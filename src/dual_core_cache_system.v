==> flow/design.v <==
module cache_controller #(
    parameter ADDR_BITS = 11,
    parameter DATA_BITS = 8, 
    parameter BLOCK_BYTES = 2, 
    parameter BLOCK_OFFSET = 1 
)(
    input  wire                  clk,
    input  wire                  rst,
    input  wire                  core_id,
    input  wire [ADDR_BITS-1:0]  addr,
    input  wire [DATA_BITS-1:0]  data_in,
    input  wire                  mode,
    output reg  [1:0]            bus_cmd,
    output reg  [ADDR_BITS-1:0]  bus_addr,
    output reg  [DATA_BITS-1:0]  bus_data,
    input  wire [1:0]            bus_cmd_in,
    input  wire [ADDR_BITS-1:0]  bus_addr_in,
    input  wire [DATA_BITS-1:0]  bus_data_in,
    input  wire [0:0]            bus_src_id,
    output wire [0:0]            bus_src_out,
    output reg  [5:0]            mem_rd_addr,
    input  wire [DATA_BITS-1:0]  mem_rd_data,
    output reg                   mem_rd_en,
    output reg  [5:0]            mem_wr_addr,
    output reg  [DATA_BITS-1:0]  mem_wr_data,
    output reg                   mem_wr_en,
    output reg  [DATA_BITS-1:0]  data_out,
    output wire                   hit1,
    output wire                   hit2,
    output wire                   wait_req
);
    localparam L1_LINES      = 4;
    localparam L1_INDEX_BITS = 2;
    localparam L1_TAG_BITS   = ADDR_BITS - L1_INDEX_BITS - BLOCK_OFFSET;
    localparam L1_BLOCK_BITS = BLOCK_BYTES*8;
    localparam L2_SETS       = 16;
    localparam L2_WAYS       = 1;
    localparam L2_INDEX_BITS = 4;
    localparam L2_TAG_BITS   = ADDR_BITS - L2_INDEX_BITS - BLOCK_OFFSET;
    localparam L2_BLOCK_BITS = BLOCK_BYTES*8;
    localparam INVALID  = 2'b00;
    localparam SHARED   = 2'b01;
    localparam MODIFIED = 2'b10;
    localparam BUS_IDLE   = 2'b00;
    localparam BUS_RD     = 2'b01;
    localparam BUS_WR     = 2'b10;
    localparam BUS_UPDATE = 2'b11;
    reg [L1_BLOCK_BITS-1:0] l1_data   [0:L1_LINES-1];
    reg [L1_TAG_BITS-1:0]   l1_tag    [0:L1_LINES-1];
    reg [1:0]               l1_msi    [0:L1_LINES-1];
    reg [L2_BLOCK_BITS-1:0] l2_data   [0:L2_SETS-1][0:L2_WAYS-1];
    reg [L2_TAG_BITS-1:0]   l2_tag    [0:L2_SETS-1][0:L2_WAYS-1];
    reg [1:0]               l2_msi    [0:L2_SETS-1][0:L2_WAYS-1];
    reg mem_rd_pending;
    integer j, k;
    wire [L1_INDEX_BITS-1:0]    l1_index;
    wire [L1_TAG_BITS-1:0]      l1_tag_in;
    wire [L2_INDEX_BITS-1:0]    l2_index;
    wire [L2_TAG_BITS-1:0]      l2_tag_in;
    wire miss_both = !l1_hit_detected && !l2_hit_detected;
    assign hit1     = (!mem_rd_pending && mode == 0 && l1_hit_detected);
    assign hit2     = (!mem_rd_pending && mode == 0 && !l1_hit_detected && l2_hit_detected);
    assign wait_req = ( mem_rd_pending )
                    || ( mode == 0 && miss_both )|| (mode==1 && miss_both);
    wire l1_hit_detected;
    wire l2_hit_detected;
    wire [L2_WAYS-1:0] l2_way_hit;
    assign l1_index = addr[BLOCK_OFFSET + L1_INDEX_BITS - 1 : BLOCK_OFFSET];
    assign l1_tag_in = addr[ADDR_BITS-1 : L1_INDEX_BITS + BLOCK_OFFSET];
    assign l2_index = addr[BLOCK_OFFSET + L2_INDEX_BITS - 1 : BLOCK_OFFSET];
    assign l2_tag_in = addr[ADDR_BITS-1 : L2_INDEX_BITS + BLOCK_OFFSET];
    wire [L1_INDEX_BITS-1:0]    snoop_l1_index;
    wire [L1_TAG_BITS-1:0]      snoop_l1_tag;
    wire [L2_INDEX_BITS-1:0]    snoop_l2_index;
    wire [L2_TAG_BITS-1:0]      snoop_l2_tag;
    assign snoop_l1_index = bus_addr_in[BLOCK_OFFSET + L1_INDEX_BITS - 1 : BLOCK_OFFSET];
    assign snoop_l1_tag = bus_addr_in[ADDR_BITS-1:L1_INDEX_BITS+BLOCK_OFFSET];
    assign snoop_l2_index = bus_addr_in[BLOCK_OFFSET + L2_INDEX_BITS - 1 : BLOCK_OFFSET];
    assign snoop_l2_tag = bus_addr_in[ADDR_BITS-1:L2_INDEX_BITS+BLOCK_OFFSET];
    assign bus_src_out = core_id;
    assign l1_hit_detected = (l1_msi[l1_index] != INVALID) && (l1_tag[l1_index] == l1_tag_in);
    genvar w;
    generate
        for (w = 0; w < L2_WAYS; w = w + 1) begin : l2_hit_gen
            assign l2_way_hit[w] = (l2_msi[l2_index][w] != INVALID) && (l2_tag[l2_index][w] == l2_tag_in);
        end
    endgenerate
    assign l2_hit_detected = |l2_way_hit; 
    initial begin
        for (j = 0; j < L1_LINES; j = j + 1) begin
            l1_data[j] = 16'b0;
            l1_tag[j] = 7'b0;
            l1_msi[j] = INVALID;
        end
        for (j = 0; j < L2_SETS; j = j + 1) begin
            for (k = 0; k < L2_WAYS; k = k + 1) begin
                l2_data[j][k] = 16'b0;
                l2_tag[j][k] = 6'b0;
                l2_msi[j][k] = INVALID;
            end
        end
        bus_cmd = BUS_IDLE;
        bus_addr = 0;
        bus_data = 0;
        mem_rd_addr = 0;
        mem_rd_en = 0;
        mem_wr_addr = 0;
        mem_wr_data = 0;
        mem_wr_en = 0;
        data_out = 0;
        mem_rd_pending = 0;
    end
always @(posedge clk) begin
    if (rst) begin
        for (j = 0; j < L1_LINES; j = j + 1) begin
            l1_data[j] <= {L1_BLOCK_BITS{1'b0}};
            l1_tag[j]  <= {L1_TAG_BITS{1'b0}};
            l1_msi[j]  <= INVALID;
        end
        for (j = 0; j < L2_SETS; j = j + 1) begin
            for (k = 0; k < L2_WAYS; k = k + 1) begin
                l2_data[j][k] <= {L2_BLOCK_BITS{1'b0}};
                l2_tag[j][k]  <= {L2_TAG_BITS{1'b0}};
                l2_msi[j][k]  <= INVALID;
            end
        end
        bus_cmd        <= BUS_IDLE;
        bus_addr       <= {ADDR_BITS{1'b0}};
        bus_data       <= {DATA_BITS{1'b0}};
        mem_rd_addr    <= 0;
        mem_rd_en      <= 1'b0;
        mem_wr_addr    <= 0;
        mem_wr_data    <= {DATA_BITS{1'b0}};
        mem_wr_en      <= 1'b0;
        data_out       <= {DATA_BITS{1'b0}};
        mem_rd_pending <= 1'b0;
    end else begin
        bus_cmd   <= BUS_IDLE;
        bus_addr  <= {ADDR_BITS{1'b0}};
        bus_data  <= {DATA_BITS{1'b0}};
        mem_rd_en <= 1'b0;
        mem_wr_en <= 1'b0;
        if (bus_src_id == ~core_id && bus_cmd_in != BUS_IDLE) begin
            if (bus_cmd_in == BUS_UPDATE || bus_cmd_in == BUS_WR) begin
                if (l1_tag[snoop_l1_index] == snoop_l1_tag && l1_msi[snoop_l1_index] != INVALID) begin
                    l1_data[snoop_l1_index] <= bus_data_in;
                    l1_msi[snoop_l1_index]  <= SHARED;
                end
                if (L2_WAYS >= 1 && l2_tag[snoop_l2_index][0] == snoop_l2_tag && l2_msi[snoop_l2_index][0] != INVALID) begin
                    l2_data[snoop_l2_index][0] <= bus_data_in;
                    l2_msi[snoop_l2_index][0]  <= SHARED;
                end
            end
            if (bus_cmd_in == BUS_RD) begin
                if (l1_tag[snoop_l1_index] == snoop_l1_tag && l1_msi[snoop_l1_index] == MODIFIED) begin
                    l1_msi[snoop_l1_index] <= SHARED;
                end
                if (L2_WAYS >= 1 && l2_tag[snoop_l2_index][0] == snoop_l2_tag && l2_msi[snoop_l2_index][0] == MODIFIED) begin
                    l2_msi[snoop_l2_index][0] <= SHARED;
                end
            end
        end
        if (mem_rd_pending) begin
            mem_rd_pending <= 1'b0;
            data_out <= mem_rd_data;
            l2_data[l2_index][0] <= mem_rd_data;
            l2_tag[l2_index][0]  <= l2_tag_in;
            l2_msi[l2_index][0]  <= SHARED;
            l1_data[l1_index] <= mem_rd_data;
            l1_tag[l1_index]  <= l1_tag_in;
            l1_msi[l1_index]  <= SHARED;
        end
        if (!mem_rd_pending) begin
            if (mode == 0) begin
                if (l1_hit_detected) begin
                    data_out <= l1_data[l1_index];
                end else if (l2_hit_detected) begin
                    if (l2_way_hit[0]) begin
                        data_out <= l2_data[l2_index][0];
                        l1_data[l1_index] <= l2_data[l2_index][0];
                        l1_tag[l1_index]  <= l1_tag_in;
                        l1_msi[l1_index]  <= l2_msi[l2_index][0];
                    end
                end else begin
                    mem_rd_addr    <= addr[6:1];
                    mem_rd_en      <= 1'b1;
                    mem_rd_pending <= 1'b1;
                    bus_cmd  <= BUS_RD;
                    bus_addr <= addr;
                end
            end else begin
                if (l1_hit_detected) begin
                    l1_data[l1_index] <= data_in;
                    l1_msi[l1_index]  <= MODIFIED;
                    bus_cmd  <= BUS_WR;
                    bus_addr <= addr;
                    bus_data <= data_in;
                    mem_wr_addr <= addr[6:1];
                    mem_wr_data <= data_in;
                    mem_wr_en   <= 1'b1;
                end else if (l2_hit_detected) begin
                    if (l2_way_hit[0]) begin
                        l2_data[l2_index][0] <= data_in;
                        l2_msi[l2_index][0]  <= MODIFIED;
                        l1_data[l1_index] <= data_in;
                        l1_tag[l1_index]  <= l1_tag_in;
                        l1_msi[l1_index]  <= MODIFIED;
                        bus_cmd  <= BUS_WR;
                        bus_addr <= addr;
                        bus_data <= data_in;
                        mem_wr_addr <= addr[6:1];
                        mem_wr_data <= data_in;
                        mem_wr_en   <= 1'b1;
                    end
                end else begin
                    l2_data[l2_index][0] <= data_in;
                    l2_tag[l2_index][0]  <= l2_tag_in;
                    l2_msi[l2_index][0]  <= MODIFIED;
                    l1_data[l1_index] <= data_in;
                    l1_tag[l1_index]  <= l1_tag_in;
                    l1_msi[l1_index]  <= MODIFIED;
                    mem_wr_addr <= addr[6:1];
                    mem_wr_data <= data_in;
                    mem_wr_en   <= 1'b1;
                    bus_cmd  <= BUS_UPDATE;
                    bus_addr <= addr;
                    bus_data <= data_in;
                end
            end
        end
    end
end
endmodule
module dual_core_cache_system #(
    parameter ADDR_BITS = 11,
    parameter DATA_BITS = 8,
    parameter BLOCK_BYTES = 2,
    parameter BLOCK_OFFSET = 1
)(
    input  wire  clk,
    input  wire  rst,
    input  wire [ADDR_BITS-1:0]  addr_0,
    input  wire [DATA_BITS-1:0]  data_in_0,
    input  wire                  mode_0,
    output wire [DATA_BITS-1:0]  data_out_0,
    output wire                  hit1_0,
    output wire                  hit2_0,
    output wire                  wait_req_0,
    input  wire [ADDR_BITS-1:0]  addr_1,
    input  wire [DATA_BITS-1:0]  data_in_1,
    input  wire                  mode_1,
    output wire [DATA_BITS-1:0]  data_out_1,
    output wire                  hit1_1,
    output wire                  hit2_1,
    output wire                  wait_req_1
);
    localparam MEM_BLOCKS = 64;
    wire [1:0]            bus_cmd_0, bus_cmd_1;
    wire [ADDR_BITS-1:0]  bus_addr_0, bus_addr_1;
    wire [DATA_BITS-1:0]  bus_data_0, bus_data_1;
    wire [5:0]            mem_rd_addr_0;
    wire [DATA_BITS-1:0]  mem_rd_data_0;
    wire                  mem_rd_en_0;
    wire [5:0]            mem_wr_addr_0;
    wire [DATA_BITS-1:0]  mem_wr_data_0;
    wire                  mem_wr_en_0;
    wire [5:0]            mem_rd_addr_1;
    wire [DATA_BITS-1:0]  mem_rd_data_1;
    wire                  mem_rd_en_1;
    wire [5:0]            mem_wr_addr_1;
    wire [DATA_BITS-1:0]  mem_wr_data_1;
    wire                  mem_wr_en_1;
    wire [0:0] bus_src_out_0;
    wire [0:0] bus_src_out_1;
    wire [0:0] bus_src_id_0;
    wire [0:0] bus_src_id_1;
    reg [DATA_BITS-1:0] main_memory [0:MEM_BLOCKS-1];
    integer i;
    assign mem_rd_data_0 = main_memory[mem_rd_addr_0];
    assign mem_rd_data_1 = main_memory[mem_rd_addr_1];
    wire [1:0]            bus_cmd_to_core0;
    wire [ADDR_BITS-1:0]  bus_addr_to_core0;
    wire [DATA_BITS-1:0]  bus_data_to_core0;
    wire [1:0]            bus_cmd_to_core1;
    wire [ADDR_BITS-1:0]  bus_addr_to_core1;
    wire [DATA_BITS-1:0]  bus_data_to_core1;
    assign bus_cmd_to_core0 = bus_cmd_1;
    assign bus_addr_to_core0 = bus_addr_1;
    assign bus_data_to_core0 = bus_data_1;
    assign bus_cmd_to_core1 = bus_cmd_0;
    assign bus_addr_to_core1 = bus_addr_0;
    assign bus_data_to_core1 = bus_data_0;
    initial begin
        for (i = 0; i < MEM_BLOCKS; i = i + 1) begin
            main_memory[i] = i + 8'h10;
        end
    end
    always @(posedge clk) begin
        if (rst) begin
            for (i = 0; i < MEM_BLOCKS; i = i + 1) begin
                main_memory[i] <= i + 8'h10;
            end
        end else begin
            if (mem_wr_en_0) begin
                main_memory[mem_wr_addr_0] <= mem_wr_data_0;
            end
            if (mem_wr_en_1) begin
                main_memory[mem_wr_addr_1] <= mem_wr_data_1;
            end
        end
    end
    assign bus_src_id_0 = bus_src_out_1;  
    assign bus_src_id_1 = bus_src_out_0;  
    cache_controller #(
        .ADDR_BITS(ADDR_BITS),
        .DATA_BITS(DATA_BITS),
        .BLOCK_BYTES(BLOCK_BYTES),
        .BLOCK_OFFSET(BLOCK_OFFSET)
    ) core0_cache (
        .clk(clk),
        .rst(rst),
        .core_id(1'b0),
        .addr(addr_0),
        .data_in(data_in_0),
        .mode(mode_0),
        .bus_cmd(bus_cmd_0),
        .bus_addr(bus_addr_0),
        .bus_data(bus_data_0),
        .bus_cmd_in(bus_cmd_to_core0),
        .bus_addr_in(bus_addr_to_core0),
        .bus_data_in(bus_data_to_core0),
        .bus_src_out(bus_src_out_0),
        .bus_src_id(bus_src_id_0),
        .mem_rd_addr(mem_rd_addr_0),
        .mem_rd_data(mem_rd_data_0),
        .mem_rd_en(mem_rd_en_0),
        .mem_wr_addr(mem_wr_addr_0),
        .mem_wr_data(mem_wr_data_0),
        .mem_wr_en(mem_wr_en_0),
        .data_out(data_out_0),
        .hit1(hit1_0),
        .hit2(hit2_0),
        .wait_req(wait_req_0)
    );
    cache_controller #(
        .ADDR_BITS(ADDR_BITS),
        .DATA_BITS(DATA_BITS),
        .BLOCK_BYTES(BLOCK_BYTES),
        .BLOCK_OFFSET(BLOCK_OFFSET)
    ) core1_cache (
        .clk(clk),
        .rst(rst),
        .core_id(1'b1),
        .addr(addr_1),
        .data_in(data_in_1),
        .mode(mode_1),
        .bus_cmd(bus_cmd_1),
        .bus_addr(bus_addr_1),
        .bus_data(bus_data_1),
        .bus_cmd_in(bus_cmd_to_core1),
        .bus_addr_in(bus_addr_to_core1),
        .bus_data_in(bus_data_to_core1),
        .bus_src_out(bus_src_out_1),
        .bus_src_id(bus_src_id_1),
        .mem_rd_addr(mem_rd_addr_1),
        .mem_rd_data(mem_rd_data_1),
        .mem_rd_en(mem_rd_en_1),
        .mem_wr_addr(mem_wr_addr_1),
        .mem_wr_data(mem_wr_data_1),
        .mem_wr_en(mem_wr_en_1),
        .data_out(data_out_1),
        .hit1(hit1_1),
        .hit2(hit2_1),
        .wait_req(wait_req_1)
    );
endmodule
# --- Reports on dual_core_cache_system ---
# The steps from the RTL of dual_core_cache_system to its reports follow in flow order.
# Line numbers count from 1 in the design file above.
# Cell names lack the library's common part.
setup:
  top: "dual_core_cache_system"
  clk_port: "clk"
  lib: "sky130hd"
  pvt_corner: "tt_025C_1v80"

# --- Word-level counts ---
# Counts by Yosys on the flattened word-level netlist (proc, flatten, opt, wreduce; memories kept). Register bits leave out memories and registers merged into their read ports (data or address); mux counts leave out enables and synchronous resets folded into registers. Print and check cells are left out.
# Yosys's memory passes give these memory sizes; they may raise the number of words (mostly to a power of two), join words into wider ones and drop unused or constant bits.
word_totals:
  ff_bits: 102
  mem_bits_rw: 1488
  mem_count: 13
  inputBits: 42
  output_inout_bits: 22
  elab_cells: 448
classes:
  n_eq: 18
  n_mux: 291
  bitwise: 44
  reduce_logical: 64
memory_table:
  columns: ["memory", "size", "word_bits", "line_no", "text"]
  rows:
  - ["main_memory", 64, 8, 277, "reg [DATA_BITS-1:0] main_memory [0:MEM_BLOCKS-1];"]
  - ["core0_cache.l2_data", 16, 16, 51, "reg [L2_BLOCK_BITS-1:0] l2_data   [0:L2_SETS-1][0:L2_WAYS-1];"]
  - ["core1_cache.l2_data", 16, 16, 51, null]
  - ["core0_cache.l2_tag", 16, 6, 52, "reg [L2_TAG_BITS-1:0]   l2_tag    [0:L2_SETS-1][0:L2_WAYS-1];"]
  - ["core1_cache.l2_tag", 16, 6, 52, null]
  - ["core0_cache.l1_data", 4, 16, 48, "reg [L1_BLOCK_BITS-1:0] l1_data   [0:L1_LINES-1];"]
# Memories not listed: 7.
ops:
  columns: ["operator", "count"]
  rows:
  - ["16-bit 2-to-1 mux", 72]
  - ["8-bit 2-to-1 mux", 52]
  - ["6-bit 2-to-1 mux", 20]
  - ["2-bit 2-to-1 mux", 48]
  - ["1-bit 2-to-1 mux", 85]
  - ["11-bit 2-to-1 mux", 6]
  - ["1-bit bitwise OR", 36]
  - ["16-bit OR reduction", 2]
  - ["8-bit == test", 4]
  - ["4-bit 2-to-1 mux", 8]
  - ["1-bit logical AND", 26]
  - ["6-bit == test", 4]
  - ["2-bit nonzero test", 10]
  - ["2-bit == test with constant B", 8]
  - ["8-bit OR reduction", 2]
  - ["3-bit OR reduction", 4]
  - ["1-bit NOT", 8]
  - ["2-bit OR reduction", 4]
  - ["4-bit AND reduction", 2]
  - ["1-bit logical OR", 6]
  - ["1-bit logical NOT", 6]
  - ["2-bit by 1-bit == test with 1-bit output with constant B", 2]
  - ["2-bit AND reduction", 2]

# --- Longest topological paths ---
# Depth = most cells in a row (Yosys ltp): at word level without a register or memory, in the mapped netlist without a sequential cell, where the memories' decode and read muxes count.
depth:
  word_depth: 12
  ABC_AREA: 0
  depth_mapped: 14

# --- After synthesis ---
# Yosys stat after the flow's synthesis: flattened, memories mapped to cells. It holds for the ABC_AREA given above (unset counts as 0); a run with the other value may have another netlist.
synth_totals:
  mapped_cells: 5561
  mapped_area_um2: 70844.2
  seqArea_um2: 37035.5
  ffs: 1266
  buffers: 582
types:
  columns: ["cell_type", "count"]
  rows:
  - ["edfxtp_1", 1168]
  - ["mux4_2", 545]
  - ["nand2_1", 528]
  - ["dfxtp_1", 98]
  - ["mux2i_1", 194]
  - ["clkbuf_1", 463]
  - ["a22o_1", 136]
  - ["o2bb2ai_1", 128]
  - ["nor2_1", 289]
  - ["o21ai_0", 208]
  - ["a21oi_1", 201]
  - ["o22ai_1", 158]
  - ["and2_1", 150]
  - ["nand3_1", 171]
  - ["a22oi_1", 108]
  - ["nor3_1", 140]
  - ["nor2b_1", 97]
  - ["and3_1", 95]
# Not listed: further types 51, cells in them 684.
# The figures by module come from a second, unflattened synthesis with its own total; it is not the netlist above.
hier_totals:
  cells_unflattened: 5668
  area_unflattened_um2: 70661.5
# Rows give one instance, submodules left out.
modules:
  columns: ["mod", "n_inst", "n_cells", "area_um2", "mod_seq_area_um2"]
  rows:
  - ["cache_controller", 2, 1551, 19861.5, 10850.4]
  - ["dual_core_cache_system", 1, 2566, 30938.4, 15374.7]

# --- Timing after synthesis ---
# OpenSTA on the mapped netlist: ideal clock, no wires. The path of least setup slack (recovery checks aside). Input and output delay are each 20% of the period. Register names are those of the netlist, which keeps one name where synthesis merged equal registers.
synth_path:
  kind: "in2out"
  from: "in addr_1[1]"
  to: "out hit2_1"
  period_ns: 5.56
  in_delay_ns: 1.112
  launch_ns: 1.112
  arrival_ns: 3.764
  t_required_ns: 4.448
  path_slack_ns: 0.684
  delay_ns: 2.652
  stages: 12
  n_path_buf: 5
  period_less_setup_slack_ns: 4.876
# "delay_ns" = arrival - input delay + setup time.
# At an output port there is no setup time.
# "stages" counts driving pins, that of a launching flip-flop among them; a cell with two outputs on the path counts twice.
# "period_less_setup_slack_ns" is the clock period less the worst setup slack; recovery checks do not enter. This is arithmetic on one report: input and output delays are still those of the set period (20% each).
# Between the ends stands the longest chain of elaborated cells between them, by number of cells; it is not shown to be the way that was timed. Of several equally long chains one is given.
# A line is the first line of the expression or statement that the cell stems from. Yosys adds cells for indexed reads and writes and turns some case tables into memories.
# The chain passes a memory read, where the word-level depth is cut; so it can be longer than that depth.
synth_between:
  path_cell_list: "buf_2 > buf_2 > buf_2 > inv_1 > clkbuf_1 > mux2i_1 > nor3_1 > a311o_1 > a211o_1 > or2_2 > clkbuf_1 > nor3_1"
  elab_chain_cells: 6
synth_rtl:
  columns: ["element", "line_no", "text"]
  rows:
  - ["from (decl)", 249, "input  wire [ADDR_BITS-1:0]  addr_1,"]
  - ["memory read 4 x 2 bit", 50, "reg [1:0]               l1_msi    [0:L1_LINES-1];"]
  - ["2-bit nonzero test", 81, "assign l1_hit_detected = (l1_msi[l1_index] != INVALID) && (l1_tag[l1_index] == l1_tag_in);"]
  - ["1-bit logical AND", 81, null]
  - ["1-bit logical NOT", 62, "assign hit2     = (!mem_rd_pending && mode == 0 && !l1_hit_detected && l2_hit_detected);"]
  - ["1-bit logical AND (2 in a row)", 62, null]
  - ["to (decl)", 254, "output wire                  hit2_1,"]

# --- Path in the finished layout ---
# Path of least setup slack in the final report of record 1 (OpenROAD, finished layout, wires in). Where an end is a register, its clock arrival counts in the times.
layout_path:
  kind: "reg2out"
  from: "mem core0_cache.l2_tag"
  to: "out wait_req_0"
  period_ns: 3.28
  launch_ns: 0.85
  arrival_ns: 3.69
  t_required_ns: 2.62
  path_slack_ns: -1.06
  stages: 10
  n_path_buf: 2
# An end named without its bit number is one bit of that signal or, where synthesis recoded a state register, one of its new flip-flops.
# Between the ends stands the longest chain of elaborated cells between them, by number of cells; it is not shown to be the way that was timed. Of several equally long chains one is given.
# The chain passes a memory read, where the word-level depth is cut; so it can be longer than that depth.
layout_between:
  path_cell_list: "edfxtp_1 > mux4_2 > mux2i_2 > xor2_1 > o211ai_1 > buf_4 > a221o_1 > o21ai_2 > nand2_2 > buf_6"
  elab_chain_cells: 8
layout_rtl:
  columns: ["element", "line_no", "text"]
  rows:
  - ["from (decl)", 52, "reg [L2_TAG_BITS-1:0]   l2_tag    [0:L2_SETS-1][0:L2_WAYS-1];"]
  - ["memory read 16 x 6 bit", 52, null]
  - ["6-bit == test", 85, "assign l2_way_hit[w] = (l2_msi[l2_index][w] != INVALID) && (l2_tag[l2_index][w] == l2_tag_in);"]
  - ["1-bit logical AND", 85, null]
  - ["1-bit logical NOT", 60, "wire miss_both = !l1_hit_detected && !l2_hit_detected;"]
  - ["1-bit logical AND", 60, null]
  - ["1-bit logical AND", 64, "|| ( mode == 0 && miss_both )|| (mode==1 && miss_both);"]
  - ["1-bit logical OR (2 in a row)", 63, "assign wait_req = ( mem_rd_pending )"]
  - ["to (decl)", 248, "output wire                  wait_req_0,"]

# Measured data: module dual_core_cache_system, platform sky130hd, 2 stored runs of the flow under differing settings, order arbitrary. Input and output delays are each 20% of the period that was set; the output load is 0.01 pF.
# "timing.achieved_period_ns" = clock period - worst setup slack. The figure is calculated, with input and output delays left at 20% of the set period.
# By "worst_path_allowed_less_slack_ns" is meant the share of the clock period that the worst setup path is allowed (20% is reserved at inputs, 20% at outputs), minus its slack. Clock arrival times at its registers enter into it.
# "power_mw" is the tool's figure for a default switching activity; nothing was simulated.
runs:
  - name: "record 1"
    settings:
      period_ns: 3.28
      CORE_UTILIZATION: 45
      SETUP_SLACK_MARGIN: 0.04
      PLACE_DENSITY_LB_ADDON: 0.24
      CORE_MARGIN: 8
      CELL_PAD_IN_SITES_DETAIL_PLACEMENT: 1
      TNS_END_PERCENT: 100
      GPL_TIMING_DRIVEN: 0
      CTS_CLUSTER_SIZE: 52
      MAX_ROUTING_LAYER: "met5"
      CAP_MARGIN: 20
      SLEW_MARGIN: 20
    results:
      ys_area_um2: 70844.2
      final_die_area_um2: 170383.0
      finalUtil_frac: 0.573
      setup_ws_ns: -1.065
      tns_ns: -862.210
      holdWs_ns: 0.324
      power_mw: 43.611
      timing.achieved_period_ns: 4.345
      worst_path_allowed_less_slack_ns: 3.69
      timing.worst_path_kind: "reg2out"
  - name: "record 2"
    settings:
      period_ns: 7.76
      CORE_UTILIZATION: 33
      PLACE_DENSITY: 0.66
      CORE_ASPECT_RATIO: 0.9
      CELL_PAD_IN_SITES_GLOBAL_PLACEMENT: 2
      GPL_TIMING_DRIVEN: 1
      CTS_CLUSTER_DIAMETER: 117
      MIN_ROUTING_LAYER: "met1"
      MAX_ROUTING_LAYER: "met4"
      CAP_MARGIN: 20
      CORE_MARGIN: 2
      SLEW_MARGIN: 20
    results:
      ys_area_um2: 70844.2
      final_die_area_um2: 218409.0
      finalUtil_frac: 0.372
      setup_ws_ns: 0.721
      tns_ns: 0.000
      holdWs_ns: 0.454
      power_mw: 17.452
      timing.achieved_period_ns: 7.039
      worst_path_allowed_less_slack_ns: 3.94
      timing.worst_path_kind: "in2out"
